==> flow/design.v <==
module dflipflop (input clk, input reset, input preset, 
		  input enable, input d, output q);
   reg state;
   assign q = state;
   always @(posedge clk) begin
      if (reset)
	state <= 0;
      else if (preset)
	state <= 1;
      else if (enable)
	state <= d;
   end
endmodule  
module fa(input logic a,    
	   input logic 	b,  
	   input logic 	c,  
	   output logic ps,
	   output logic sc);
   assign ps = a^b^c;
   assign sc = a&b | b&c | a&c;
endmodule  
module ha(input logic a,
	  input logic  b,
	  output logic ps,
	  output logic sc);
   assign ps = a^b;
   assign sc = a&b;
endmodule  
module multiplier(input logic clk, reset,
                  input logic [3:0] a,
		  input logic [3:0] b,
		  output logic [7:0] p);
   logic [7:0] p_next;
   register8 regout(.clk(clk),.reset(reset),.load(1'b1),.clear(1'b0),.d(p_next),.q(p));
   logic ppl0, ppl1, ppl2, ppl3, ppl4, ppl5, ppl6, ppl7, ppl8, ppl9 ,ppl10 ,ppl11 ,ppl12; 
   logic [3:0][3:0] 		      pp;
   assign pp[0] = {4{a[0]}} & b;  
   assign pp[1] = {4{a[1]}} & b;
   assign pp[2] = {4{a[2]}} & b;
   assign pp[3] = {4{a[3]}} & b;
   logic [2:0][2:0] 		      dc;
   logic [1:0] 			      hc;
   logic [2:0][1:0] 		      ps;
   assign p_next[0] = ppl10;
   ha ha1(.a(pp[0][1]),.b(pp[1][0]),.ps(ppl11),.sc(dc[0][0]));
   ha ha2(.a(pp[0][2]),.b(pp[1][1]),.ps(ps[0][0]),.sc(dc[0][1]));
   fa fa2(.a(pp[2][0]),.b(dc[0][0]),.c(ps[0][0]),.ps(ppl1),.sc(ppl2));
   ha ha3(.a(pp[0][3]),.b(pp[1][2]),.ps(ps[0][1]),.sc(dc[0][2]));
   fa fa30(.a(pp[2][1]),.b(dc[0][1]),.c(ps[0][1]),.ps(ppl3),.sc(ppl4));
   fa fa31(.a(ppl12),.b(dc[1][0]),.c(ps[1][0]),.ps(p_next[3]),.sc(dc[2][0]));
   fa fa40(.a(pp[2][2]),.b(pp[1][3]),.c(dc[0][2]),.ps(ppl5),.sc(ppl6));
   fa fa41(.a(ppl13),.b(dc[1][1]),.c(ps[1][1]),.ps(ps[2][0]),.sc(dc[2][1]));
   ha ha4(.a(dc[2][0]),.b(ps[2][0]),.ps(p_next[4]),.sc(hc[0]));
   fa fa50(.a(ppl7),.b(ppl8),.c(dc[1][2]),.ps(ps[2][1]),.sc(dc[2][2]));
   fa fa51(.a(ps[2][1]),.b(dc[2][1]),.c(hc[0]),.ps(p_next[5]),.sc(hc[1]));
   fa fa67(.a(ppl9),.b(dc[2][2]),.c(hc[1]),.ps(p_next[6]),.sc(p_next[7]));
   register0 pipe0(.clk(clk), .reset(reset), .load(1'b1), .clear(1'b0), .d(ppl1), .q(p_next[2]));
   register0 pipe1(.clk(clk), .reset(reset), .load(1'b1), .clear(1'b0), .d(ppl2), .q(dc[1][0]));
   register0 pipe2(.clk(clk), .reset(reset), .load(1'b1), .clear(1'b0), .d(ppl3), .q(ps[1][0]));
   register0 pipe3(.clk(clk), .reset(reset), .load(1'b1), .clear(1'b0), .d(ppl4), .q(dc[1][1]));
   register0 pipe4(.clk(clk), .reset(reset), .load(1'b1), .clear(1'b0), .d(ppl5), .q(ps[1][1]));
   register0 pipe5(.clk(clk), .reset(reset), .load(1'b1), .clear(1'b0), .d(ppl6), .q(dc[1][2]));
   register0 pipe6(.clk(clk), .reset(reset), .load(1'b1), .clear(1'b0), .d(pp[2][3]), .q(ppl7));
   register0 pipe7(.clk(clk), .reset(reset), .load(1'b1), .clear(1'b0), .d(pp[3][2]), .q(ppl8));
   register0 pipe8(.clk(clk), .reset(reset), .load(1'b1), .clear(1'b0), .d(pp[3][3]), .q(ppl9));
   register0 pipe9(.clk(clk), .reset(reset), .load(1'b1), .clear(1'b0), .d(pp[0][0]), .q(ppl10));
   register0 pipe10(.clk(clk), .reset(reset), .load(1'b1), .clear(1'b0), .d(ppl11), .q(p_next[1]));
   register0 pipe11(.clk(clk), .reset(reset), .load(1'b1), .clear(1'b0), .d(pp[3][0]), .q(ppl12));
   register0 pipe12(.clk(clk), .reset(reset), .load(1'b1), .clear(1'b0), .d(pp[3][1]), .q(ppl13));
endmodule  
module register0(
   input clk,
   input reset,
   input load, 
   input clear,
   input d,
   output q
);
   logic enable;
   logic loadvalue;
   assign enable = load | clear;
   assign loadvalue = clear? 1'b0 : d;
   dflipflop ff1 (
      .clk(clk),
      .reset(reset),
      .preset(1'b0),
      .enable(enable), 
      .d(loadvalue),
      .q(q)
   );
endmodule 
module register8(input clk, input reset, input load, input clear, input [7:0] d, output [7:0] q);
   logic enable;
   logic [7:0] loadvalue;
   assign enable = load | clear;
   assign loadvalue = clear ? 8'h00 : d;
   dflipflop ff[7:0] (.clk(clk),.reset(reset),.preset(1'b0),
		       .enable(enable),.d(loadvalue),.q(q));
endmodule  
== From RTL to reports: multiplier ==
Tool output for the design above, in the order of the flow.
Line numbers count from 1 in the design file above.
Operators: Yosys type, input widths -> output width; for muxes data width and select width s.
Library cell names are shortened.
A cell with - has no value.

* Design top: multiplier
* Clock port: clk
* Standard-cell library: sky130hd
* Timing corner: tt_025C_1v80

== Word level ==
Source: Yosys, flattened and elaborated, memories not mapped. Widths are those after wreduce; folded enables and synchronous resets count as part of the registers. Registers that Yosys merges into a memory's read port (data or address) are not register bits. Print and check cells do not count. Equal cells are merged and count once.

* Bitwise operators: 68

{| class="wikitable"
|+ Operators with widths
! kind !! count
|-
| $and 1x1->1 || 28
|-
| $xor 1x1->1 || 20
|-
| $or 1x1->1 || 16
|-
| $and 4x4->4 || 4
|}

* Word-level cells: 89
* Input bits: 10
* Output and inout port bits: 8
* Register bits: 21

== Logic depth ==
Yosys ltp: most cells in a row. Word level: on the elaborated netlist, between registers, memories and ports. Mapped: between sequential cells and ports; inverters and the memories' decode and read muxes count.

* Word-level depth: 10
* ABC_AREA: 0
* Depth in mapped cells: 9
* Mapped depth without buffers: 9

== Netlist ==
The flow's flattened synthesis, as Yosys stat reports it; memories are mapped. The netlist is that of the ABC_AREA named above (0 if unset); the other value can give another one.
Totals and module areas in this step are rounded.

* Buffers: 10
* Flip-flops: 21
* Synthesis area: 946 um^2
* Standard cells after synthesis: 90
* Sequential area: 420 um^2

{| class="wikitable"
|+ Cell types
! cell type !! count !! area in all (um^2)
|-
| dfxtp_1 || 21 || 420.403
|-
| fa_1 || 8 || 160.154
|-
| buf_4 || 8 || 60.058
|-
| inv_1 || 16 || 60.058
|-
| and3b_1 || 6 || 52.55
|-
| ha_1 || 4 || 50.048
|-
| nor2b_1 || 7 || 43.792
|-
| and2_1 || 6 || 37.536
|-
| nor2_1 || 8 || 30.029
|-
| nand2_1 || 4 || 15.014
|-
| buf_6 || 1 || 11.261
|-
| buf_2 || 1 || 5.005
|}

By module: a second synthesis without flattening, with its own total; a netlist apart from the flattened one above.

* Cells (unflattened synthesis): 163
* Area total of the unflattened synthesis: 1440 um^2

Each row is one instance without its submodules.

{| class="wikitable"
|+ By module
! module !! sequential area (um^2) !! cells !! instances !! area (um^2)
|-
| dflipflop || 20.0 || 4 || 21 || 38.8
|-
| register0 || 0.0 || 3 || 13 || 18.8
|-
| fa || 0.0 || 1 || 8 || 20.0
|-
| multiplier || 0.0 || 18 || 1 || 108
|-
| register8 || 0.0 || 10 || 1 || 60.1
|-
| ha || 0.0 || 1 || 4 || 12.5
|}

== Worst setup path after synthesis ==
Path of least setup slack by OpenSTA after synthesis, without wires, with an ideal clock, recovery checks aside; 20% of the period is set as input and as output delay. Where synthesis merged equal registers, the netlist keeps one of their names.

* Path kind: register to register
* From: register pipe4.ff1.state
* To: register regout.ff[6].state
* Setup time: 0.118 ns
* Data arrival time: 1.910 ns
* Path buffers: 0
* Path delay: 2.028 ns
* Path slack: -0.018 ns
* Stages on the path: 8
* Time at the first pin: 0.000 ns
* Clock period: 2.01 ns
* Synthesis period reached: 2.028 ns

"path delay" = arrival - input delay + setup time.
"stages on the path" counts driving pins, that of a launching flip-flop among them; a cell with two outputs on the path counts twice.
"synthesis period reached" is the clock period less the worst setup slack; recovery checks do not enter. This is arithmetic on one report: input and output delays are still those of the set period (20% each).
Between the ends stands the longest chain of elaborated cells between them, by number of cells; it is not shown to be the way that was timed. Of several equally long chains one is given.
Each line given opens the expression or statement behind the cell; cells for indexed reads and writes are added by Yosys, which also makes memories of some case tables.
A register here has more assigning lines than the two given.

* Path through: dfxtp_1 fa_1 ha_1 inv_1 fa_1 inv_1 fa_1 nor2b_1
* Length of the longest elaborated chain: 7
* Elaborated cells between the ends (all ways): 12
* RTL lines with such cells: 3
* Classes of those cells: logic: 12

{| class="wikitable"
|+ RTL lines, path after synthesis
! element !! RTL line !! text
|-
| start, declared || 3 || <nowiki>reg state;</nowiki>
|-
| start, assigned || 7 || <nowiki>state <= 0;</nowiki>
|-
| start, assigned || 11 || <nowiki>state <= d;</nowiki>
|-
| $and 1x1->1 || 20 || <nowiki>assign sc = a&b | b&c | a&c;</nowiki>
|-
| $or 1x1->1 x2 || 20 ||
|-
| $and 1x1->1 || 20 ||
|-
| $or 1x1->1 x2 || 20 ||
|-
| $xor 1x1->1 || 19 || <nowiki>assign ps = a^b^c;</nowiki>
|-
| end, assigned || 9 || <nowiki>state <= 1;</nowiki>
|-
| end, assigned || 11 ||
|-
| end, declared || 3 ||
|}

Nets of the timed path that keep an RTL name, with a line that drives or declares them; the list need not be complete.

{| class="wikitable"
|+ Nets with RTL names, path after synthesis
! net !! RTL line
|-
| fa67.ps || 19
|}

== Timing after layout ==
From the final timing report of run 2: the path of least setup slack in the routed layout; clock arrival at registers is part of the times.

* Path kind: register to register
* From: register pipe12.ff1.state
* To: register regout.ff[6].state
* Clock period: 2.24 ns
* Path buffers: 0
* Data arrival time: 2.33 ns
* Time at the first pin: 0.30 ns
* Path slack: 0.11 ns
* Setup time: 0.09 ns
* Stages on the path: 8

Between the ends stands the longest chain of elaborated cells between them, by number of cells; it is not shown to be the way that was timed. Of several equally long chains one is given.
A register here has more assigning lines than the two given.

* Path through: dfxtp_2 fa_1 ha_2 inv_1 fa_2 inv_2 fa_1 nor2b_1
* Length of the longest elaborated chain: 7
* Elaborated cells between the ends (all ways): 13
* RTL lines with such cells: 3
* Classes of those cells: logic: 13

{| class="wikitable"
|+ RTL lines, path post-layout
! element !! RTL line !! text
|-
| start, declared || 3 || <nowiki>reg state;</nowiki>
|-
| start, assigned || 7 || <nowiki>state <= 0;</nowiki>
|-
| start, assigned || 11 || <nowiki>state <= d;</nowiki>
|-
| $and 1x1->1 || 20 || <nowiki>assign sc = a&b | b&c | a&c;</nowiki>
|-
| $or 1x1->1 x2 || 20 ||
|-
| $and 1x1->1 || 20 ||
|-
| $or 1x1->1 x2 || 20 ||
|-
| $xor 1x1->1 || 19 || <nowiki>assign ps = a^b^c;</nowiki>
|-
| end, assigned || 9 || <nowiki>state <= 1;</nowiki>
|-
| end, assigned || 11 ||
|-
| end, declared || 3 ||
|}

Nets of the timed path that keep an RTL name, with a line that drives or declares them; the list need not be complete.

{| class="wikitable"
|+ Nets with RTL names, path post-layout
! net !! RTL line
|-
| fa67.ps || 19
|}

==> runs of multiplier <==
Settings and measured results of 2 stored flow runs for module multiplier (sky130hd), not sorted in any way. The constraints put input and output delay at 20% of the set period each and load the outputs with 0.01 pF.
"time used up by the worst setup path" = time allowed to the worst setup path (clock period - input delay - output delay, where it has them) - its slack; a late launch clock adds to it, a late capture clock takes from it.
The measured numbers are rounded.

=== Run 1 ===
{| class="wikitable"
! Setting !! Value
|-
| period_ns || 2.29
|-
| CORE_UTILIZATION || 63
|-
| SETUP_SLACK_MARGIN || 0.4
|-
| PLACE_DENSITY_LB_ADDON || 0.02
|-
| CELL_PAD_IN_SITES_GLOBAL_PLACEMENT || 2
|-
| CELL_PAD_IN_SITES_DETAIL_PLACEMENT || 1
|-
| SLEW_MARGIN || 10
|-
| MAX_ROUTING_LAYER || met5
|-
| CAP_MARGIN || 20
|-
| CORE_MARGIN || 2
|}
Incomplete, placement halted on FLW-0024.

=== Run 2 ===
{| class="wikitable"
! Setting !! Value
|-
| period_ns || 2.24
|-
| CORE_UTILIZATION || 58
|-
| SETUP_SLACK_MARGIN || 0.33
|-
| PLACE_DENSITY_LB_ADDON || 0.23
|-
| CORE_ASPECT_RATIO || 0.73
|-
| TNS_END_PERCENT || 75
|-
| ABC_AREA || 0
|-
| GPL_ROUTABILITY_DRIVEN || 0
|-
| CTS_CLUSTER_DIAMETER || 68
|-
| SLEW_MARGIN || 30
|-
| CAP_MARGIN || 20
|-
| CORE_MARGIN || 2
|-
! Result !! Value
|-
| Synthesis area || 946 um^2
|-
| Die footprint || 1970 um^2
|-
| Std-cell area (final layout) || 1110 um^2
|-
| Worst slack on setup checks || 0.113 ns
|-
| Worst hold slack || 0.458 ns
|-
| Time used up by the worst setup path || 2.13 ns
|-
| Critical path type || register to register
|}
